==> flow/design.v <==
module fifo_top(
  input  clk,
  input  rst,
  input  en,
  input  push_in,
  input  pop_in,
  input  [7:0] din,
  input  [3:0] threshold,
  output [7:0] dout,
  output empty,
  output full,
  output overrun,
  output underrun,
  output thre_trigger
);
  reg [7:0] mem [0:15];
  reg [3:0] waddr;
  reg empty_t, full_t;
  reg overrun_t, underrun_t;
  reg thre_t;
  wire push = push_in & ~full_t;
  wire pop  = pop_in  & ~empty_t;
  assign dout = mem[0];
  always @(posedge clk or posedge rst) begin
    if (rst)
      waddr <= 4'd0;
    else begin
      case ({push, pop})
        2'b10: if (!full_t)  waddr <= waddr + 1;
        2'b01: if (!empty_t) waddr <= waddr - 1;
      endcase
    end
  end
  always @(posedge clk or posedge rst) begin
    if (rst)
      empty_t <= 1'b1;
    else begin
      case ({push, pop})
        2'b10: empty_t <= 1'b0;
        2'b01: empty_t <= (waddr == 1);
      endcase
    end
  end
  always @(posedge clk or posedge rst) begin
    if (rst)
      full_t <= 1'b0;
    else begin
      case ({push, pop})
        2'b10: full_t <= (waddr == 4'd15);
        2'b01: full_t <= 1'b0;
      endcase
    end
  end
  always @(posedge clk) begin
    case ({push, pop})
      2'b01: begin
        for (int i = 0; i < 15; i++)
          mem[i] <= mem[i+1];
        mem[15] <= 8'd0;
      end
      2'b10: mem[waddr] <= din;
      2'b11: begin
        for (int i = 0; i < 15; i++)
          mem[i] <= mem[i+1];
        mem[15] <= 8'd0;
        mem[waddr-1] <= din;
      end
    endcase
  end
  always @(posedge clk or posedge rst)
    if (rst)
      underrun_t <= 1'b0;
    else
      underrun_t <= pop_in & empty_t;
  always @(posedge clk or posedge rst)
    if (rst)
      overrun_t <= 1'b0;
    else
      overrun_t <= push_in & full_t;
  always @(posedge clk or posedge rst)
    if (rst)
      thre_t <= 1'b0;
    else
      thre_t <= (waddr >= threshold);
  assign empty        = empty_t;
  assign full         = full_t;
  assign overrun      = overrun_t;
  assign underrun     = underrun_t;
  assign thre_trigger = thre_t;
endmodule
### From RTL to reports: fifo_top

Tool output for the design above, in the order of the flow.
Line numbers count from 1 in the design file above.
Library cell names are shortened.
The mark - stands for no value.

| inputs | value |
|---|---|
| design top | fifo_top |
| clock port | clk |
| library | sky130hd |
| corner | tt_025C_1v80 |

### After elaboration

Counts by Yosys on the flattened word-level netlist (proc, flatten, opt, wreduce; memories kept). Register bits leave out memories and registers merged into their read ports (data or address). Print and check cells are left out.
Memory sizes are those after Yosys's memory passes, which may raise the word count (mostly to a power of two), join words into wider ones and drop unused or constant bits.

| cells by class | value |
|---|---|
| add/sub/neg operators | 2 |
| equality and inequality tests | 7 |
| bitwise logic cells | 9 |
| magnitude comparators | 1 |
| reduce/logical cells | 3 |
| mux-type cells | 48 |

Operators by type and width:

| cell | count |
|---|---|
| 8-bit 2-to-1 mux | 34 |
| 32-bit 2-to-1 mux | 1 |
| 4-bit 2-to-1 mux | 5 |
| 16-bit 2-to-1 mux | 1 |
| 8-bit OR reduction | 1 |
| 4-bit case mux with 2-bit select | 1 |
| 1-bit bitwise AND | 4 |
| 2-bit equality test (second input constant) | 2 |
| 2-bit != test (second input constant) | 2 |
| 4-bit by 1-bit adder with 4-bit output (second input constant) | 1 |
| 4-bit by 1-bit subtractor with 4-bit output (second input constant) | 1 |
| 4-bit by 1-bit equality test with 1-bit output (second input constant) | 1 |
| 4-bit greater-or-equal comparator | 1 |
| 4-bit equality test (second input constant) | 1 |
| 1-bit case mux with 2-bit select | 2 |
| 1-bit 2-to-1 mux | 4 |
| 1-bit OR | 3 |
| 3-bit AND reduction | 1 |
| 1-bit inverter | 2 |
| 2-bit by 1-bit equality test with 1-bit output (second input constant) | 1 |
| 2-bit nonzero test | 1 |

| bit counts | value |
|---|---|
| cells after elaboration | 77 |
| input bits | 17 |
| RAM bits | 128 |
| memories | 1 |
| bits in registers | 9 |

Memory list:

| memory | words | bits a word | line | RTL |
|---|---|---|---|---|
| mem | 16 | 8 | 16 | `reg [7:0] mem [0:15];` |

### Longest topological paths

Depth = most cells in a row (Yosys ltp): at word level without a register or memory, in the mapped netlist without a sequential cell, where the memories' decode and read muxes count.

| logic depth | value |
|---|---|
| word-level depth | 6 |
| ABC_AREA | 0 |
| depth in mapped cells | 9 |
| gate-level depth less buffers | 7 |

### Mapped cells and area

Yosys stat after the flow's synthesis: flattened, memories mapped to cells. It holds for the ABC_AREA given above (unset counts as 0); a run with the other value may have another netlist.
The area totals of this step are shown rounded.

Cells by type:

| cell | count | total area (um^2) |
|---|---|---|
| edfxtp_1 | 128 | 3.84E+03 |
| mux2_2 | 115 | 1.29E+03 |
| dfrtp_1 | 8 | 200.192 |
| ha_1 | 10 | 125.12 |
| nand2b_1 | 11 | 68.816 |
| o21ai_4 | 4 | 65.062 |
| nand2_1 | 17 | 63.811 |
| and3_1 | 10 | 62.56 |
| mux2_4 | 4 | 60.058 |
| a21o_1 | 5 | 37.536 |
| inv_1 | 10 | 37.536 |
| a21oi_2 | 4 | 35.034 |
| o21ai_2 | 4 | 35.034 |
| clkbuf_1 | 9 | 33.782 |
| buf_2 | 6 | 30.029 |
| o41ai_4 | 1 | 27.526 |
| dfstp_2 | 1 | 26.275 |
| nand4b_1 | 3 | 26.275 |

Not listed: further types 29, cells in them 44.

| mapped netlist | value |
|---|---|
| mapped cells | 394 |
| flip-flop cells | 137 |
| area of sequential cells | 4070 um^2 |
| synthesis area | 6450 um^2 |
| buffers | 17 |

### Timing after synthesis

OpenSTA on the mapped netlist: ideal clock, no wires. The path of least setup slack (recovery checks aside). Input and output delay are each 20% of the period. Register names are those of the netlist, which keeps one name where synthesis merged equal registers.

| timing post-synthesis | value |
|---|---|
| kind | reg2reg |
| start point | reg empty_t |
| end point | mem mem[6][0] |
| library setup time | 0.334 ns |
| path slack | -0.109 ns |
| arrival time | 2.404 ns |
| path delay | 2.738 ns |
| clock period | 2.63 ns |
| launch time at the first pin | 0.000 ns |
| stages | 9 |
| synthesis period reached | 2.739 ns |

"path delay" is the arrival time less input delay plus setup time.
"stages": output pins that drive a net of the path, with the launching flip-flop's if there is one; two outputs of one cell count as two.
"synthesis period reached" = period - worst setup slack (recovery checks aside). The figure is calculated, with input and output delays left at 20% of the set period.
Between the ends stands the longest chain of elaborated cells between them, by number of cells; it is not shown to be the way that was timed. Of several equally long chains one is given.
A line is the first line of the expression or statement that the cell stems from. Yosys adds cells for indexed reads and writes and turns some case tables into memories.
A register here has more assigning lines than the two given.
Only ways into the end's enable, where the timed path ends, are counted here.

| between the ends, post-synthesis | value |
|---|---|
| path through | dfstp_2 -> nand2b_1 -> inv_1 -> ha_1 -> or3b_1 -> a21oi_2 -> and3_1 -> buf_2 -> nand2b_1 |
| length of the longest elaborated chain | 6 |

RTL lines, path post-synthesis:

| element | line | RTL |
|---|---|---|
| start: declaration | 18 | `reg empty_t, full_t;` |
| start: assignment | 36 | `empty_t <= 1'b1;` |
| start: assignment | 40 | `2'b01: empty_t <= (waddr == 1);` |
| 1-bit inverter | 22 | `wire pop  = pop_in  & ~empty_t;` |
| 1-bit bitwise AND | 22 |  |
| 2-bit equality test | 55 | `case ({push, pop})` |
| 1-bit 2-to-1 mux | 55 |  |
| 8-bit OR reduction | - |  |
| 4-bit 2-to-1 mux | - |  |
| end: declaration | 16 | `reg [7:0] mem [0:15];` |

### Path in the finished layout

From the final timing report of record 1: the path of least setup slack in the routed layout; clock arrival at registers is part of the times.

| timing after layout | value |
|---|---|
| kind | in2reg |
| start point | in pop_in |
| end point | mem mem[13][7] |
| library setup time | 0.34 ns |
| stages | 9 |
| arrival time | 4.34 ns |
| clock period | 5.72 ns |
| launch time at the first pin | 1.14 ns |
| path slack | 1.45 ns |

Between the ends stands the longest chain of elaborated cells between them, by number of cells; it is not shown to be the way that was timed. Of several equally long chains one is given.
Only ways into the end's enable, where the timed path ends, are counted here.

| between the ends, after layout | value |
|---|---|
| path through | clkdlybuf4s50_1 -> nand2b_1 -> inv_1 -> ha_1 -> buf_2 -> nor3b_1 -> o21ai_0 -> a21oi_2 -> nand2b_1 |
| length of the longest elaborated chain | 5 |

RTL lines, path after layout:

| element | line | RTL |
|---|---|---|
| start: declaration | 6 | `input  pop_in,` |
| 1-bit bitwise AND | 22 | `wire pop  = pop_in  & ~empty_t;` |
| 2-bit equality test | 55 | `case ({push, pop})` |
| 1-bit 2-to-1 mux | 55 |  |
| 8-bit OR reduction | - |  |
| 4-bit 2-to-1 mux | - |  |
| end: declaration | 16 | `reg [7:0] mem [0:15];` |

Record of 2 stored runs of the RTL-to-layout flow on fifo_top, platform sky130hd. The runs are unordered. Constraints: input delay and output delay 20% of the set period each, output load 0.01 pF.
"clock period achieved" is the run's clock period less its worst setup slack. It is reckoned from that one timing run; input and output delays stay at 20% of the period that was set.
"allowed time less slack (worst setup path)" = time allowed to the worst setup path (clock period - input delay - output delay, where it has them) - its slack; a late launch clock adds to it, a late capture clock takes from it.
"power consumption" rests on the timing tool's default activity at the inputs, not on a simulated workload.
Results are given in rounded form.
A setting shown as . is not set for that run.

| run | period_ns | CORE_UTILIZATION | SETUP_SLACK_MARGIN | PLACE_DENSITY_LB_ADDON | ABC_AREA | GPL_TIMING_DRIVEN | CTS_CLUSTER_SIZE | CTS_CLUSTER_DIAMETER | CAP_MARGIN | MIN_ROUTING_LAYER | MAX_ROUTING_LAYER | CORE_MARGIN | SLEW_MARGIN | utilization (%) | clock period achieved (ns) | area of the synthesized netlist (um^2) | worst setup slack after layout (ns) | setup total negative slack (ns) | lowest hold slack (ns) | allowed time less slack (worst setup path) (ns) | class of the worst setup path | die size (um^2) | std-cell area (final layout) (um^2) | power consumption (µW) |
|---|---|---|---|---|---|---|---|---|---|---|---|---|---|---|---|---|---|---|---|---|---|---|---|---|
| record 1 | 5.72 | 25 | 0.0 | 0.17 | 0 | 0 | 30 | 328 | 10 | met2 | met5 | 2 | 20 | 30.4 | 4.272 | 6450 | 1.45 | 0.000 | 0.513 | 3.13 | in2reg | 27100 | 7680 | 3510 |
| record 2 | 5.69 | 40 | . | . | . | . | . | . | 20 | . | . | 2 | 20 | 47.4 | 4.007 | 6450 | 1.68 | 0.000 | 0.510 | 2.87 | in2reg | 17200 | 7500 | 3500 |
