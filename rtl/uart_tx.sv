==> flow/design.v <==
module uart_tx_top(
  input  clk,
  input  rst,
  input  baud_pulse,
  input  pen,
  input  thre,
  input  stb,
  input  sticky_parity,
  input  eps,
  input  set_break,
  input  [7:0] din,
  input  [1:0] wls,
  output reg pop,
  output reg sreg_empty,
  output reg tx
);
  typedef enum logic [1:0] {IDLE, START, SEND, PARITY} state_t;
  state_t state;
  reg [7:0] shft_reg;
  reg tx_data;
  reg d_parity;
  reg [2:0] bitcnt;
  reg [4:0] count;
  reg parity_out;
  always @(posedge clk or posedge rst) begin
    if (rst) begin
      state       <= IDLE;
      count       <= 5'd15;
      bitcnt      <= 3'd0;
      shft_reg    <= 8'd0;
      pop         <= 1'b0;
      sreg_empty  <= 1'b0;
      tx_data     <= 1'b1;
    end else if (baud_pulse) begin
      case (state)
        IDLE: begin
          if (!thre) begin
            if (count != 0)
              count <= count - 1;
            else begin
              count    <= 5'd15;
              state    <= START;
              bitcnt   <= {1'b1, wls};
              pop      <= 1'b1;
              shft_reg <= din;
              tx_data  <= 1'b0;
            end
          end
        end
        START: begin
          if (count != 0)
            count <= count - 1;
          else begin
            count <= 5'd15;
            state <= SEND;
            case (wls)
              2'b00: d_parity <= ^shft_reg[4:0];
              2'b01: d_parity <= ^shft_reg[5:0];
              2'b10: d_parity <= ^shft_reg[6:0];
              2'b11: d_parity <= ^shft_reg[7:0];
            endcase
            tx_data  <= shft_reg[0];
            shft_reg <= shft_reg >> 1;
            pop      <= 1'b0;
          end
        end
        SEND: begin
          case ({sticky_parity, eps})
            2'b00: parity_out <= ~d_parity;
            2'b01: parity_out <= d_parity;
            2'b10: parity_out <= 1'b1;
            2'b11: parity_out <= 1'b0;
          endcase
          if (bitcnt != 0) begin
            if (count != 0)
              count <= count - 1;
            else begin
              count   <= 5'd15;
              bitcnt  <= bitcnt - 1;
              tx_data <= shft_reg[0];
              shft_reg <= shft_reg >> 1;
            end
          end else begin
            if (count != 0)
              count <= count - 1;
            else begin
              sreg_empty <= 1'b1;
              if (pen) begin
                state   <= PARITY;
                count   <= 5'd15;
                tx_data <= parity_out;
              end else begin
                tx_data <= 1'b1;
                count   <= (stb == 0) ? 5'd15 :
                           (wls == 2'b00) ? 5'd23 : 5'd31;
                state <= IDLE;
              end
            end
          end
        end
        PARITY: begin
          if (count != 0)
            count <= count - 1;
          else begin
            tx_data <= 1'b1;
            count   <= (stb == 0) ? 5'd15 :
                       (wls == 2'b00) ? 5'd17 : 5'd31;
            state <= IDLE;
          end
        end
      endcase
    end
  end
  always @(posedge clk or posedge rst)
    if (rst)
      tx <= 1'b1;
    else
      tx <= tx_data & ~set_break;
endmodule
* Tool chain data of uart_tx_top
Tool output for the design above, in the order of the flow.
Lines are those of the file above, counted from 1.
Operators: Yosys type, input widths -> output width; for muxes data width and select width s.
Library cell names are shortened.
Not given: -
- Design top :: uart_tx_top
- Clock port :: clk
- Standard-cell library :: sky130hd
- Corner :: tt_025C_1v80

* Elaborated design
Counts by Yosys on the flattened word-level netlist (proc, flatten, opt, wreduce; memories kept). Register bits leave out memories and registers merged into their read ports (data or address). Print and check cells are left out. Cells with the same type and inputs are merged into one.
- Add/subtract/negate cells :: 2
- Eq/ne operators :: 17
- Muxes and demuxes :: 41
- Bitwise gates (word level) :: 6
- Reduce/logical cells :: 22
** Operators by type and width (number)
- $mux 5 :: 8
- $mux 8 :: 4
- $pmux 8 s3 :: 1
- $pmux 5 s4 :: 1
- $ne 2x2->1 const B :: 7
- $mux 2 :: 7
- $eq 2x2->1 const B :: 6
- $reduce_and 6->1 :: 2
- $pmux 1 s4 :: 3
- $mux 3 :: 4
- $reduce_and 5->1 :: 2
- $reduce_and 4->1 :: 2
- $reduce_and 8->1 :: 1
- $reduce_xor 8->1 :: 1
- $pmux 2 s4 :: 1
- $mux 4 :: 2
- $mux 1 :: 8
- $reduce_xor 7->1 :: 1
- $eq 2x1->1 const B :: 3
- $logic_not 2->1 :: 3
- $reduce_and 3->1 :: 2
- $reduce_bool 3->1 :: 2
- $reduce_xor 6->1 :: 1
- $pmux 3 s2 :: 1
- $not 1->1 :: 5
- $sub 5x1->5 const B :: 1
- $reduce_bool 5->1 :: 1
- $reduce_xor 5->1 :: 1
Not listed: further kinds 6, cells in them 7.
- Register bits after elaboration :: 24
- Bits of input ports :: 19
- Output and inout port bits :: 3
- Word-level cells :: 98

* Depth
Longest topological path by Yosys (ltp), each cell counted once; first at word level (registers and memories cut), then after technology mapping (sequential cells cut; the memories' decode and read muxes count).
- Depth in word-level cells :: 7
- ABC_AREA :: 0
- Mapped depth :: 7
- Gate-level depth less buffers :: 6

* Synthesis result
Yosys stat after the flow's synthesis: flattened, memories mapped to cells. It holds for the ABC_AREA given above (unset counts as 0); a run with the other value may have another netlist.
- Mapped cells :: 159
- Cell area after synthesis :: 1471.4 um2
- Sequential area :: 669.4 um2
- Flip-flops :: 26
- Buffer cells :: 5
** Cell types
- dfrtp_1 :: number 17, total area 425.408 um2
- dfstp_2 :: number 7, total area 183.926 um2
- o21ai_0 :: number 19, total area 95.091 um2
- mux2i_1 :: number 7, total area 70.067 um2
- nand2_1 :: number 17, total area 63.811 um2
- xnor2_1 :: number 7, total area 61.309 um2
- edfxtp_1 :: number 2, total area 60.058 um2
- a21oi_1 :: number 10, total area 50.048 um2
- ha_1 :: number 4, total area 50.048 um2
- o21ai_1 :: number 9, total area 45.043 um2
- inv_1 :: number 9, total area 33.782 um2
- nand3_1 :: number 5, total area 25.024 um2
- nor4b_4 :: number 1, total area 23.773 um2
- nor2_1 :: number 6, total area 22.522 um2
- nor3_1 :: number 4, total area 20.019 um2
- nor2b_1 :: number 3, total area 18.768 um2
- clkbuf_1 :: number 4, total area 15.014 um2
- o211ai_1 :: number 2, total area 15.014 um2
Other cell types: 20; their cells: 26.

* Path before layout
OpenSTA on the mapped netlist: ideal clock, no wires. The path of least setup slack (recovery checks aside). Input and output delay are each 20% of the period. Register names are those of the netlist, which keeps one name where synthesis merged equal registers.
- Path type :: register to register
- From :: register count[0]
- To :: register bitcnt[2]
- Period :: 3.47 ns
- Library setup time :: 0.087 ns
- Launch time at the first pin :: 0.000 ns
- Data arrival time :: 1.685 ns
- Required time :: 3.383 ns
- Slack :: 1.699 ns
- Delay of the path :: 1.772 ns
- Stages :: 7
- Path buffers :: 0
- Synthesis period reached :: 1.771 ns
"delay of the path" = arrival - input delay + setup time.
"stages": output pins that drive a net of the path, with the launching flip-flop's if there is one; two outputs of one cell count as two.
"synthesis period reached" is the clock period less the worst setup slack; recovery checks do not enter. This is arithmetic on one report: input and output delays are still those of the set period (20% each).
The rows between start and end are the longest chain of elaborated cells between them; the timing report does not say that the signal goes this way. Where chains are equally long, one stands for them.
A line is the first line of the expression or statement that the cell stems from. Yosys adds cells for indexed reads and writes and turns some case tables into memories.
At most two assigning lines are given for a register; there are more.
- Cell sequence :: dfstp_2 -> inv_1 -> ha_1 -> nor4b_4 -> nand3_1 -> or4_1 -> o211ai_1
- Length of the longest elaborated chain :: 4
- Elaborated cells between the ends (all ways) :: 9
- Classes of those cells :: eq/ne (2); mux (5); reduce/logical (2)
** RTL lines, path post-synthesis
- start, declared :: RTL line 23 : reg [4:0] count;
- start, assigned :: RTL line 39 : count <= count - 1;
- start, assigned :: RTL line 52 : count <= count - 1;
- $reduce_bool 5->1 :: RTL line 75 : if (count != 0)
- $mux 3 :: RTL line 75
- $mux 3 :: RTL line 74 : if (bitcnt != 0) begin
- $pmux 3 s2 :: RTL line 35 : case (state)
- end, assigned :: RTL line 43 : bitcnt   <= {1'b1, wls};
- end, assigned :: RTL line 79 : bitcnt  <= bitcnt - 1;
- end, declared :: RTL line 22 : reg [2:0] bitcnt;

* Worst path after layout
Path of least setup slack in the final report of flow run 1 (OpenROAD, finished layout, wires in). Where an end is a register, its clock arrival counts in the times.
- Path type :: register to output
- From :: register tx
- To :: output port tx
- Period :: 1.86 ns
- External output delay :: 0.37 ns
- Launch time at the first pin :: 0.32 ns
- Data arrival time :: 1.39 ns
- Required time :: 1.49 ns
- Slack :: 0.10 ns
- Stages :: 2
- Path buffers :: 1
- Cell sequence :: dfstp_2 -> clkdlybuf4s50_1
- Length of the longest elaborated chain :: 0
- Elaborated cells between the ends (all ways) :: 0
- RTL lines with such cells :: 0
** RTL lines, path post-layout
- start, declared :: RTL line 15 : output reg tx
- start, assigned :: RTL line 116 : tx <= 1'b1;
- start, assigned :: RTL line 118 : tx <= tx_data & ~set_break;
- end, declared :: RTL line 15

Flow measurements of uart_tx_top on sky130hd: 2 stored runs with different settings, listed in no order. Input and output delays are each 20% of the period that was set; the output load is 0.01 pF.
"period reached" means the clock period less the worst setup slack. The figure is calculated, with input and output delays left at 20% of the set period.
"total design power": no workload was simulated; the value follows from the tool's default switching activity.

** Flow run 1
- Settings :: period_ns=1.86; CORE_UTILIZATION=54; CAP_MARGIN=20; CORE_MARGIN=2; SLEW_MARGIN=20
- Cell area after synthesis :: 1,471.4 um2
- Die area :: 3,158.4 um2
- Std-cell area (final layout) :: 1,816.7 um2
- Smallest setup slack :: 0.099 ns
- Final setup TNS :: 0.000 ns
- Total design power :: 2,549 µW
- Period reached :: 1.761 ns

** Flow run 2
- Settings :: period_ns=1.82; CORE_UTILIZATION=67; SETUP_SLACK_MARGIN=0.43; PLACE_DENSITY_LB_ADDON=0.07; CORE_MARGIN=10; CELL_PAD_IN_SITES_GLOBAL_PLACEMENT=3; CELL_PAD_IN_SITES_DETAIL_PLACEMENT=0; GPL_TIMING_DRIVEN=1; GPL_ROUTABILITY_DRIVEN=1; CAP_MARGIN=10; MAX_ROUTING_LAYER=met5; SLEW_MARGIN=20
- Outcome :: not finished: placement ended with error FLW-0024
